==> flow/design.v <==
`timescale 1ns / 1ps
module BCD_SEG(
    input wire [3:0] BCD, 
    output reg [7:0] s
);
    always @(*) begin
        case(BCD)
            0: s = 8'b0000_0011; 
            1: s = 8'b1001_1111;
            2: s = 8'b0010_0101;
            3: s = 8'b0000_1101;
            4: s = 8'b1001_1001;
            5: s = 8'b0100_1001;
            6: s = 8'b0100_0001;
            7: s = 8'b0001_1111;
            8: s = 8'b0000_0001;
            9: s = 8'b0000_1001;
            default s = 8'b0000_0000;
        endcase
end
endmodule
`timescale 1ns / 1ps
module COUNT_BCD(
    input wire clk,  
    input wire reset, 
    input wire [11:0] count, 
    output reg [15:0] BCD,
    output reg rdy
    );
    parameter IDLE = 0; 
    parameter SHIFT = 1;
    parameter ADD = 2;
    reg [11:0] count_p;  
    reg [3:0] shift_idx;  
    reg [1:0] state;  
    reg [15:0] BCD_temp;  
    always @(posedge clk or posedge reset) begin
        if(reset) begin
            BCD <= 0;
            rdy <= 0; 
            shift_idx <= 0; 
            count_p <= 0; 
            state <= IDLE;
        end
        else begin
            case(state)
                IDLE : begin  
                    if(count_p != count) begin  
                        BCD <= 0;  
                        count_p <= count;  
                        shift_idx <= 0;  
                        state <= SHIFT;  
                    end 
                    else state <= IDLE;  
                    rdy <= 1;  
                end
                SHIFT : begin  
                    BCD <= {BCD[14:0], count_p[11 - shift_idx]};  
                    shift_idx <= shift_idx + 1;  
                    state <= ADD;  
                    rdy <= 0;  
                end
                ADD : begin  
                    if(shift_idx == 12) begin
                        rdy <= 1;     
                        state <= IDLE;   
                    end
                    else begin  
                        BCD <= {(BCD[15:12] >= 5) ? BCD[15:12] + 4'd3 : BCD[15:12], 
                            (BCD[11:8] >= 5) ? BCD[11:8] + 4'd3 : BCD[11:8],
                            (BCD[7:4] >= 5) ? BCD[7:4] + 4'd3 : BCD[7:4],
                            (BCD[3:0] >= 5) ? BCD[3:0] + 4'd3 : BCD[3:0]}; 
                        state <= SHIFT;  
                        rdy <= 0;  
                    end
                end
            endcase             
        end
    end
endmodule
`timescale 1ns / 1ps
module ClockDivider(input wire clock_in, input wire reset, output reg clock_out);
    reg [23:0] counter;
    initial begin
        clock_out <= 1'b0;
        counter <= 0;
    end
    always @(posedge clock_in) begin
        if(reset) begin
            counter <= 0; 
            clock_out <= 0;
        end
        else begin
            if(counter == 24'b111111111111111111111111) begin
                clock_out <= 1;  
                counter <= 0; 
            end else begin
                counter <= counter + 1;
                clock_out <= 0;
            end
        end
    end
endmodule
`timescale 1ns / 1ps
module Counter(
    input wire clk, input wire en, input wire reset, output reg [11:0] count
    );
    initial begin
        count <= 0;
    end
    always @(posedge clk or posedge reset) begin
        if(reset)
            count <= 0;
        else if(en) 
            count <= count + 1;
    end
endmodule
`timescale 1ns / 1ps
module CounterTop( input wire clk, input wire reset, output wire [3:0] an, output wire [7:0] seg);
    wire rdy;
    reg [15:0] latched_BCD;  
    wire clk_dvd;  
    ClockDivider clkdvd(.clock_in(clk), .clock_out(clk_dvd), .reset(reset));
    wire [11:0] count;
    Counter ct(.clk(clk), .en(clk_dvd), .reset(reset), .count(count));  
    wire [15:0] BCD_out; 
    COUNT_BCD converter(.clk(clk), .reset(reset), .count(count), .BCD(BCD_out), .rdy(rdy));
    always @(posedge clk or posedge reset) begin
        if(reset) begin
            latched_BCD <= 0;
        end
        else if(rdy) begin
            latched_BCD <= BCD_out; 
        end
    end
    wire [3:0] md_an; wire [7:0] md_seg; 
    Multi_Driver MD(.clk(clk), .sw(latched_BCD), .an(md_an), .seg(md_seg));
    assign an = md_an;
    assign seg = md_seg;
endmodule
`timescale 1ns / 1ps
`default_nettype none
module Multi_Driver(
    input wire clk, 
    input wire [15:0] sw,
    output reg [3:0] an,
    output reg [7:0] seg
    );
    wire [7:0] segValues [3:0]; 
    genvar i;
    generate 
        for(i = 0; i < 4; i = i + 1) begin
            BCD_SEG x(sw[3 + 4 * i:4 * i], segValues[i]); 
        end
    endgenerate
    parameter DELAY = 4095; 
    reg [11:0] count = 0;  
    always @(posedge clk) begin
        if(count < (DELAY / 4)) begin
            an <= 4'b1110;
            seg <= segValues[0];
        end
        else if (count < (DELAY / 2)) begin
            an <= 4'b1101;
            seg <= segValues[1];
        end
        else if (count < ((3 * DELAY) / 4)) begin
            an <= 4'b1011;
            seg <= segValues[2];
        end
        else begin
            an <= 4'b0111;
            seg <= segValues[3];
        end
        count <= count + 1; 
    end
endmodule
## From RTL to reports: CounterTop

The steps from the RTL of CounterTop to its reports follow in flow order.
Lines are those of the file above, counted from 1.
Operators: Yosys type, input widths -> output width; for muxes data width and select width s.
Library cell names are shortened.
A cell with - has no value.

| inputs | value |
|---|---|
| top module | CounterTop |
| clock input | clk |
| cell library | sky130hd |
| library corner | tt_025C_1v80 |

## After elaboration

Yosys after proc, flatten, opt, wreduce and memory -nomap, before mapping. Memory bits, and registers merged into a memory's read port (data or address), are not among the register bits. Print and check cells are not counted. Equal cells are merged and count once.
Yosys's memory passes give these memory sizes; they may raise the number of words (mostly to a power of two), join words into wider ones and drop unused or constant bits.

| storage and ports | value |
|---|---|
| memories kept | 4 |
| memory bits (read-only) | 512 |
| register bits | 112 |
| output and inout port bits | 12 |
| input bits | 2 |

| cells by class | value |
|---|---|
| order comparisons | 7 |
| muxes and demuxes | 20 |
| add/sub/neg operators | 9 |
| eq/ne operators | 11 |
| reduce/logical cells | 11 |
| shifts and indexed selects | 1 |

Memories:

| memory | depth | bits a word | read ports | wr ports | line | RTL |
|---|---|---|---|---|---|---|
| (name not given) | 16 | 8 | 1 | 0 | 7 | `case(BCD)` |
| (name not given) | 16 | 8 | 1 | 0 | 7 |  |
| (name not given) | 16 | 8 | 1 | 0 | 7 |  |
| (name not given) | 16 | 8 | 1 | 0 | 7 |  |

Operators with widths:

| kind | number |
|---|---|
| $pmux 16 s3 | 1 |
| $shiftx 12x32->1 | 1 |
| $mux 16 | 2 |
| $add 12x1->12 const B | 2 |
| $add 24x1->24 const B | 1 |
| $eq 24x24->1 const B | 1 |
| $mux 8 | 3 |
| $mux 4 | 6 |
| $add 4x2->4 const B | 4 |
| $ge 4x3->1 const B | 4 |
| $reduce_and 4->1 | 4 |
| $lt 12x10->1 const B | 1 |
| $lt 12x11->1 const B | 1 |
| $lt 12x12->1 const B | 1 |
| $ne 12x12->1 | 1 |
| $ne 2x1->1 const B | 5 |
| $pmux 4 s2 | 1 |
| $pmux 2 s3 | 1 |
| $sub 4x4->5 const A | 1 |
| $reduce_and 2->1 | 2 |
| $reduce_or 2->1 | 2 |
| $add 4x1->4 const B | 1 |
| $eq 4x4->1 const B | 1 |
| $mux 1 | 4 |
| $reduce_bool 3->1 | 1 |
| $pmux 1 s3 | 1 |
| $eq 2x1->1 const B | 1 |
| $eq 2x2->1 const B | 1 |

Other operator kinds: 4; their cells: 4.

## Logic depth

Yosys ltp: most cells in a row. Word level: on the elaborated netlist, between registers, memories and ports. Mapped: between sequential cells and ports; inverters and the memories' decode and read muxes count.

| logic depth | value |
|---|---|
| depth in word-level cells | 4 |
| ABC_AREA | 0 |
| depth in mapped cells | 8 |
| gate-level depth less buffers | 7 |

## Mapped cells and area

Yosys stat after the flow's synthesis: flattened, memories mapped to cells. It holds for the ABC_AREA given above (unset counts as 0); a run with the other value may have another netlist.
The area totals of this step are shown rounded.

| mapped netlist | value |
|---|---|
| standard cells after synthesis | 612 |
| mapped area | 0.005902 mm² |
| buffers | 25 |
| flip-flop cells | 113 |

Cell types:

| cell | number |
|---|---|
| dfrtp_1 | 63 |
| dfxtp_1 | 49 |
| ha_1 | 34 |
| mux2_2 | 26 |
| xor2_1 | 31 |
| nand2_1 | 57 |
| o21ai_0 | 42 |
| xnor2_1 | 24 |
| nor2_1 | 47 |
| nand3_1 | 34 |
| inv_1 | 33 |
| a22oi_1 | 13 |
| and3_1 | 12 |
| clkbuf_1 | 19 |
| mux2i_1 | 7 |
| nand4_1 | 11 |
| mux4_2 | 3 |
| a21oi_1 | 11 |

Not listed: further types 39, cells in them 96.
By module: a second synthesis without flattening, with its own total; a netlist apart from the flattened one above.

| second synthesis, totals | value |
|---|---|
| cells (unflattened synthesis) | 648 |
| area (unflattened synthesis) | 0.006442 mm² |

Each row is one instance without its submodules.

By module:

| module | seq. area (mm²) | cells | times used | area (mm²) |
|---|---|---|---|---|
| COUNT_BCD | 0.0009021 | 208 | 1 | 0.002167 |
| Multi_Driver | 0.0004805 | 136 | 1 | 0.001275 |
| ClockDivider | 0.0005005 | 126 | 1 | 0.001145 |
| BCD_SEG | 0 | 25 | 4 | 0.0001714 |
| CounterTop | 0.0004004 | 35 | 1 | 0.0006531 |
| Counter | 0.0003003 | 43 | 1 | 0.0005167 |

## Timing after synthesis

Path of least setup slack by OpenSTA after synthesis, without wires, with an ideal clock, recovery checks aside; 20% of the period is set as input and as output delay. Where synthesis merged equal registers, the netlist keeps one of their names.

| timing post-synthesis | value |
|---|---|
| kind | input-to-reg |
| start | in reset |
| end | reg clkdvd.counter[10] |
| external input delay | 680 ps |
| path buffers | 1 |
| required time | 3336 ps |
| period | 3400 ps |
| arrival | 2934 ps |
| path delay | 2318 ps |
| stages on the path | 4 |
| setup slack | 402 ps |
| period reached after synthesis | 2998 ps |

"path delay" is the arrival time less input delay plus setup time.
"stages on the path" counts driving pins, that of a launching flip-flop among them; a cell with two outputs on the path counts twice.
"period reached after synthesis" = period - worst setup slack (recovery checks aside). The figure is calculated, with input and output delays left at 20% of the set period.
Between the ends stands the longest chain of elaborated cells between them, by number of cells; it is not shown to be the way that was timed. Of several equally long chains one is given.
A line is the first line of the expression or statement that the cell stems from. Yosys adds cells for indexed reads and writes and turns some case tables into memories.
A register here has more assigning lines than the two given.

| on the way, post-synthesis | value |
|---|---|
| path through | inv_1 nand2_1 buf_2 nor2_1 |
| length of the longest elaborated chain | 1 |

RTL lines, path post-synthesis:

| element | line | RTL |
|---|---|---|
| from (decl) | 119 | `module CounterTop( input wire clk, input wire reset, output wire [3:0] an, output wire [7:0] seg);` |
| $reduce_or 2->1 | - |  |
| to (assign) | 90 | `counter <= 0;` |
| to (assign) | 98 | `counter <= counter + 1;` |
| to (decl) | 83 | `reg [23:0] counter;` |

## Path in the finished layout

Path of least setup slack in the final report of flow run A (OpenROAD, finished layout, wires in). Where an end is a register, its clock arrival counts in the times.
The path's times are printed in steps of 10 ps; the period is the one set.

| timing post-layout | value |
|---|---|
| kind | reg-to-reg |
| start | reg ct.count[5] |
| end | reg converter.BCD[5] |
| stages on the path | 7 |
| path buffers | 1 |
| required time | 3010 ps |
| arrival | 2520 ps |
| period | 2720 ps |
| setup slack | 490 ps |

Between the ends stands the longest chain of elaborated cells between them, by number of cells; it is not shown to be the way that was timed. Of several equally long chains one is given.
A register here has more assigning lines than the two given.

| on the way, post-layout | value |
|---|---|
| path through | dfrtp_1 xor2_1 nor4_1 nand4_2 buf_4 nand3_1 mux2_2 |
| length of the longest elaborated chain | 3 |

RTL lines, path post-layout:

| element | line | RTL |
|---|---|---|
| from (decl) | 106 | `input wire clk, input wire en, input wire reset, output reg [11:0] count` |
| from (assign) | 113 | `count <= 0;` |
| from (assign) | 115 | `count <= count + 1;` |
| $ne 12x12->1 | 48 | `if(count_p != count) begin` |
| $mux 16 | 48 |  |
| $pmux 16 s3 | 46 | `case(state)` |
| to (assign) | 58 | `BCD <= {BCD[14:0], count_p[11 - shift_idx]};` |
| to (assign) | 69 | `BCD <= {(BCD[15:12] >= 5) ? BCD[15:12] + 4'd3 : BCD[15:12],` |
| to (decl) | 27 | `output reg [15:0] BCD,` |

--- measured runs ---
CounterTop through Yosys and OpenROAD on sky130hd: 2 stored runs, unordered, with their settings and measured results. The constraints put input and output delay at 20% of the set period each and load the outputs with 0.01 pF.
"period achieved": clock period set for the run, less the worst setup slack. It is reckoned from that one timing run; input and output delays stay at 20% of the period that was set.
"time of the worst setup path": the worst setup path's part of the clock period (all of it between registers, 20% less for each end at a port) less its slack. A launch clock that arrives late makes it longer, a capture clock that arrives late makes it shorter.
"total power of the final layout" rests on the timing tool's default activity at the inputs, not on a simulated workload.
"time of the worst setup path" is given in steps of 10 ps.
The results are shown rounded.
Settings: . = not set for that run.
A result given as . is not shown for that run.

| stored run | period_ns | CORE_UTILIZATION | SETUP_SLACK_MARGIN | PLACE_DENSITY_LB_ADDON | CORE_MARGIN | CTS_CLUSTER_SIZE | SLEW_MARGIN | CAP_MARGIN | PLACE_DENSITY | CELL_PAD_IN_SITES_GLOBAL_PLACEMENT | CELL_PAD_IN_SITES_DETAIL_PLACEMENT | TNS_END_PERCENT | ABC_AREA | GPL_TIMING_DRIVEN | GPL_ROUTABILITY_DRIVEN | CTS_CLUSTER_DIAMETER | area of the synthesized netlist (mm²) | total negative setup slack (ps) | period achieved (ps) | total power of the final layout (mW) | smallest hold slack (ps) | standard-cell area after routing (mm²) | worst setup slack after layout (ps) | time of the worst setup path (ps) | worst setup path kind | die footprint (mm²) |
|---|---|---|---|---|---|---|---|---|---|---|---|---|---|---|---|---|---|---|---|---|---|---|---|---|---|---|
| flow run A | 2.72 | 34 | 0.1 | 0.0 | 3 | 30 | 0 | 20 | . | . | . | . | . | . | . | . | 0.005902 | 0 | 2229 | 3.785 | 428 | 0.006847 | 491 | 2230 | reg-to-reg | 0.01898 |
| flow run B | 4.64 | 72 | 0.7 | . | 2 | . | 20 | 35 | 0.92 | 3 | 2 | 55 | 1 | 1 | 0 | 57 | . | . | . | . | . | . | . | . | . | . |

Flow run B: no final report: placement broke off with GPL-0301
--- end ---
